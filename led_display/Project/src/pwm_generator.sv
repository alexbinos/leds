==> flow/design.v <==
module pwm_generator #(
   parameter integer SYS_CLK_FREQ       = 100_000_000,    
   parameter integer PWM_FREQ           = 20_480,         
   parameter integer BIT_W              = 8               
)(
   input  wire                   clk_in,
   input  wire                   n_reset_in,
   input  wire [(BIT_W - 1):0]   colour_in,
   output wire                   pwm_colour_out
);
   localparam integer PWM_FREQ_W = $clog2(PWM_FREQ + 1);
   localparam integer BITS = 2 ** BIT_W;
   localparam integer UNIT_COUNTS = (SYS_CLK_FREQ / (PWM_FREQ * BITS));
   localparam integer UNIT_COUNT_W = $clog2(UNIT_COUNTS + 1);
   reg [(UNIT_COUNT_W - 1):0]    unit_counter;
   reg [(BIT_W - 1):0]           compare_reg;
   reg [(BIT_W - 1):0]           colour_buf;
   reg                           pwm_colour;
   always_ff @(posedge clk_in) begin
      if (!n_reset_in) begin
         colour_buf <= {BIT_W{1'b0}};
      end
      else begin
         colour_buf <= colour_in;
      end
   end
   always_ff @(posedge clk_in) begin
      if (!n_reset_in) begin
         unit_counter <= {UNIT_COUNT_W{1'b0}};
         compare_reg <= {BIT_W{1'b0}};
      end
      else begin
         if (unit_counter >= UNIT_COUNTS) begin
            compare_reg <= compare_reg + 1'b1;
            unit_counter <= {UNIT_COUNT_W{1'b0}};
         end
         else begin
            unit_counter <= unit_counter + 1'b1;
         end
      end
   end
   always_ff @(posedge clk_in) begin
      if (!n_reset_in) begin
         pwm_colour <= 1'b0;
      end
      else begin
         if (colour_buf == {BIT_W{1'b0}}) begin
            pwm_colour <= 1'b0;
         end
         else if (colour_buf == {BIT_W{1'b1}}) begin
            pwm_colour <= 1'b1;
         end
         else begin
            pwm_colour <= (colour_buf >= compare_reg);
         end
      end
   end
   assign pwm_colour_out = pwm_colour;
endmodule
## Tool chain data of pwm_generator

The steps from the RTL of pwm_generator to its reports follow in flow order.
Line numbers count from 1 in the design file above.
Cell names lack the library's common part.
Not given: n/a

| design | value |
|---|---|
| design top | pwm_generator |
| clock port | clk_in |
| library | sky130hd |
| timing corner | tt_025C_1v80 |

## Word-level counts

Counts by Yosys on the flattened word-level netlist (proc, flatten, opt, wreduce; memories kept). Register bits leave out memories and registers merged into their read ports (data or address); mux counts leave out enables and synchronous resets folded into registers. Print and check cells are left out. Cells with the same type and inputs are merged into one.

| word-level totals | value |
|---|---|
| bits in registers | 22 |
| bits in latches | 0 |
| memory bits (writable) | 0 |
| ROM bits | 0 |
| word width x clocked read ports | 0 |
| memories | 0 |
| bits of input ports | 10 |
| output and inout bits | 1 |
| elaborated cells | 14 |

| operators by class | value |
|---|---|
| $add $sub $neg | 2 |
| $mul | 0 |
| divide/modulo/power cells | 0 |
| $lt $le $gt $ge | 2 |
| eq/ne operators | 1 |
| shift operators | 0 |
| mux-type cells | 1 |
| bitwise operators | 1 |
| reduce/logical cells | 3 |

Operator list:

| kind | number |
|---|---|
| adder 8 x 1 -> 8 bit with constant B | 1 |
| greater-or-equal comparator 8 bit | 1 |
| == test 8 bit with constant B | 1 |
| logical NOT 8 bit | 1 |
| adder 5 x 1 -> 5 bit with constant B | 1 |
| greater-or-equal comparator 5 bit with constant B | 1 |
| OR reduction 2 bit | 2 |
| NOT 1 bit | 1 |
| two-way mux 1 bit | 1 |

## Logic depth

Yosys ltp: most cells in a row. Word level: on the elaborated netlist, between registers, memories and ports. Mapped: between sequential cells and ports; inverters and the memories' decode and read muxes count.

| depth | value |
|---|---|
| word-level depth | 2 |
| ABC_AREA | 0 |
| gate-level depth with buffers | 6 |
| gate-level depth less buffers | 6 |

## Synthesis result

The flow's flattened synthesis, as Yosys stat reports it; memories are mapped. The netlist is that of the ABC_AREA named above (0 if unset); the other value can give another one.
The area totals of this step are shown rounded.

Cell types:

| cell type | number | area in all (um^2) |
|---|---|---|
| dfxtp_1 | 22 | 440.422 |
| ha_1 | 10 | 125.12 |
| and2_1 | 13 | 81.328 |
| xnor2_1 | 6 | 52.55 |
| nand4_1 | 6 | 37.536 |
| inv_1 | 8 | 30.029 |
| nor2_1 | 8 | 30.029 |
| a2111oi_4 | 1 | 27.526 |
| nand3_1 | 4 | 20.019 |
| o21ai_0 | 4 | 20.019 |
| nor4b_1 | 2 | 17.517 |
| xor2_1 | 2 | 17.517 |
| a21boi_0 | 2 | 15.014 |
| a21oi_1 | 3 | 15.014 |
| or4_1 | 2 | 15.014 |
| or3_1 | 2 | 12.512 |
| mux2i_1 | 1 | 10.01 |
| or2b_2 | 1 | 8.758 |

Not listed: further types 8, cells in them 9.

| synthesis totals | value |
|---|---|
| cell count | 106 |
| mapped area | 1028 um^2 |
| area of sequential cells | 440.4 um^2 |
| flip-flops | 22 |
| buffers | 1 |

## Path before layout

Path of least setup slack by OpenSTA after synthesis, without wires, with an ideal clock, recovery checks aside; 20% of the period is set as input and as output delay. Where synthesis merged equal registers, the netlist keeps one of their names.

| path post-synthesis | value |
|---|---|
| kind | register -> register |
| start | reg unit_counter[0] |
| end | reg compare_reg[1] |
| period | 1.75 ns |
| library setup time | 0.116 ns |
| time at the first pin | 0.000 ns |
| arrival | 1.488 ns |
| required time | 1.634 ns |
| path slack | 0.146 ns |
| delay of the path | 1.604 ns |
| stages on the path | 6 |
| buffers on the path | 0 |
| synthesis period reached | 1.604 ns |

"delay of the path" = arrival - input delay + setup time.
"stages on the path" counts driving pins, that of a launching flip-flop among them; a cell with two outputs on the path counts twice.
"synthesis period reached" = period - worst setup slack (recovery checks aside). The figure is calculated, with input and output delays left at 20% of the set period.
Between the ends stands the longest chain of elaborated cells between them, by number of cells; it is not shown to be the way that was timed. Of several equally long chains one is given.
Each line given opens the expression or statement behind the cell; cells for indexed reads and writes are added by Yosys, which also makes memories of some case tables.
A register here has more assigning lines than the two given.

| between the ends, post-synthesis | value |
|---|---|
| cells stage by stage | dfxtp_1 ha_1 a2111oi_4 or2b_2 mux2i_1 nor2b_1 |
| cells in the longest elaborated chain | 1 |

RTL lines, path post-synthesis:

| item | line | source |
|---|---|---|
| from (decl) | 15 | `reg [(UNIT_COUNT_W - 1):0]    unit_counter;` |
| from (assign) | 29 | `unit_counter <= {UNIT_COUNT_W{1'b0}};` |
| from (assign) | 38 | `unit_counter <= unit_counter + 1'b1;` |
| greater-or-equal comparator 5 bit | 33 | `if (unit_counter >= UNIT_COUNTS) begin` |
| to (assign) | 30 | `compare_reg <= {BIT_W{1'b0}};` |
| to (assign) | 34 | `compare_reg <= compare_reg + 1'b1;` |
| to (decl) | 16 | `reg [(BIT_W - 1):0]           compare_reg;` |

## Path in the finished layout

From the final timing report of flow run 1: the path of least setup slack in the routed layout; clock arrival at registers is part of the times.

| path after layout | value |
|---|---|
| kind | register -> register |
| start | reg unit_counter[0] |
| end | reg compare_reg[1] |
| period | 2.59 ns |
| library setup time | 0.09 ns |
| time at the first pin | 0.31 ns |
| arrival | 1.94 ns |
| required time | 2.82 ns |
| path slack | 0.87 ns |
| stages on the path | 6 |
| buffers on the path | 0 |

Between the ends stands the longest chain of elaborated cells between them, by number of cells; it is not shown to be the way that was timed. Of several equally long chains one is given.
A register here has more assigning lines than the two given.

| between the ends, after layout | value |
|---|---|
| cells stage by stage | dfxtp_1 ha_1 a2111oi_4 or2b_2 mux2i_1 nor2b_1 |
| cells in the longest elaborated chain | 1 |

RTL lines, path after layout:

| item | line | source |
|---|---|---|
| from (decl) | 15 | `reg [(UNIT_COUNT_W - 1):0]    unit_counter;` |
| from (assign) | 29 | `unit_counter <= {UNIT_COUNT_W{1'b0}};` |
| from (assign) | 38 | `unit_counter <= unit_counter + 1'b1;` |
| greater-or-equal comparator 5 bit | 33 | `if (unit_counter >= UNIT_COUNTS) begin` |
| to (assign) | 30 | `compare_reg <= {BIT_W{1'b0}};` |
| to (assign) | 34 | `compare_reg <= compare_reg + 1'b1;` |
| to (decl) | 16 | `reg [(BIT_W - 1):0]           compare_reg;` |

Memo
Re: implementation data of pwm_generator

Top module pwm_generator; platform sky130hd; tools Yosys and OpenROAD; 2 stored runs in no particular order. Input and output delays are each 20% of the period that was set; the output load is 0.01 pF.
"reached clock period" is the run's clock period less its worst setup slack. It is reckoned from that one timing run; input and output delays stay at 20% of the period that was set.
By "total power after layout" is meant OpenSTA's value without simulated activity: inputs other than the clock are taken to toggle once in ten clock periods, and the tool carries that through the logic.
The measured numbers are rounded.
Among the settings, - means not set for that run.

| item | flow run 1 | flow run 2 |
|---|---|---|
| period_ns | 2.59 | 1.36 |
| CORE_UTILIZATION | 50 | 15 |
| SETUP_SLACK_MARGIN | 0.76 | -0.07 |
| PLACE_DENSITY | 0.68 | - |
| CORE_ASPECT_RATIO | 0.61 | 0.78 |
| CELL_PAD_IN_SITES_DETAIL_PLACEMENT | 0 | - |
| TNS_END_PERCENT | 100 | - |
| GPL_TIMING_DRIVEN | 1 | - |
| GPL_ROUTABILITY_DRIVEN | 0 | - |
| CAP_MARGIN | 40 | 10 |
| MIN_ROUTING_LAYER | met2 | - |
| CORE_MARGIN | 2 | 2 |
| SLEW_MARGIN | 20 | 20 |
| PLACE_DENSITY_LB_ADDON | - | 0.26 |
| total power after layout (uW) | 616.8 | 1331 |
| standard-cell area after layout (um^2) | 1196 | 1480 |
| reached clock period (ns) | 1.720 | 1.402 |
| final setup TNS (ns) | 0.000 | -0.112 |
| worst setup slack after layout (ns) | 0.870 | -0.042 |
| Yosys chip area after synthesis (um^2) | 1028 | 1028 |
| final utilization (%) | 63.7 | 22.4 |
| die footprint (um^2) | 2447 | 7540 |
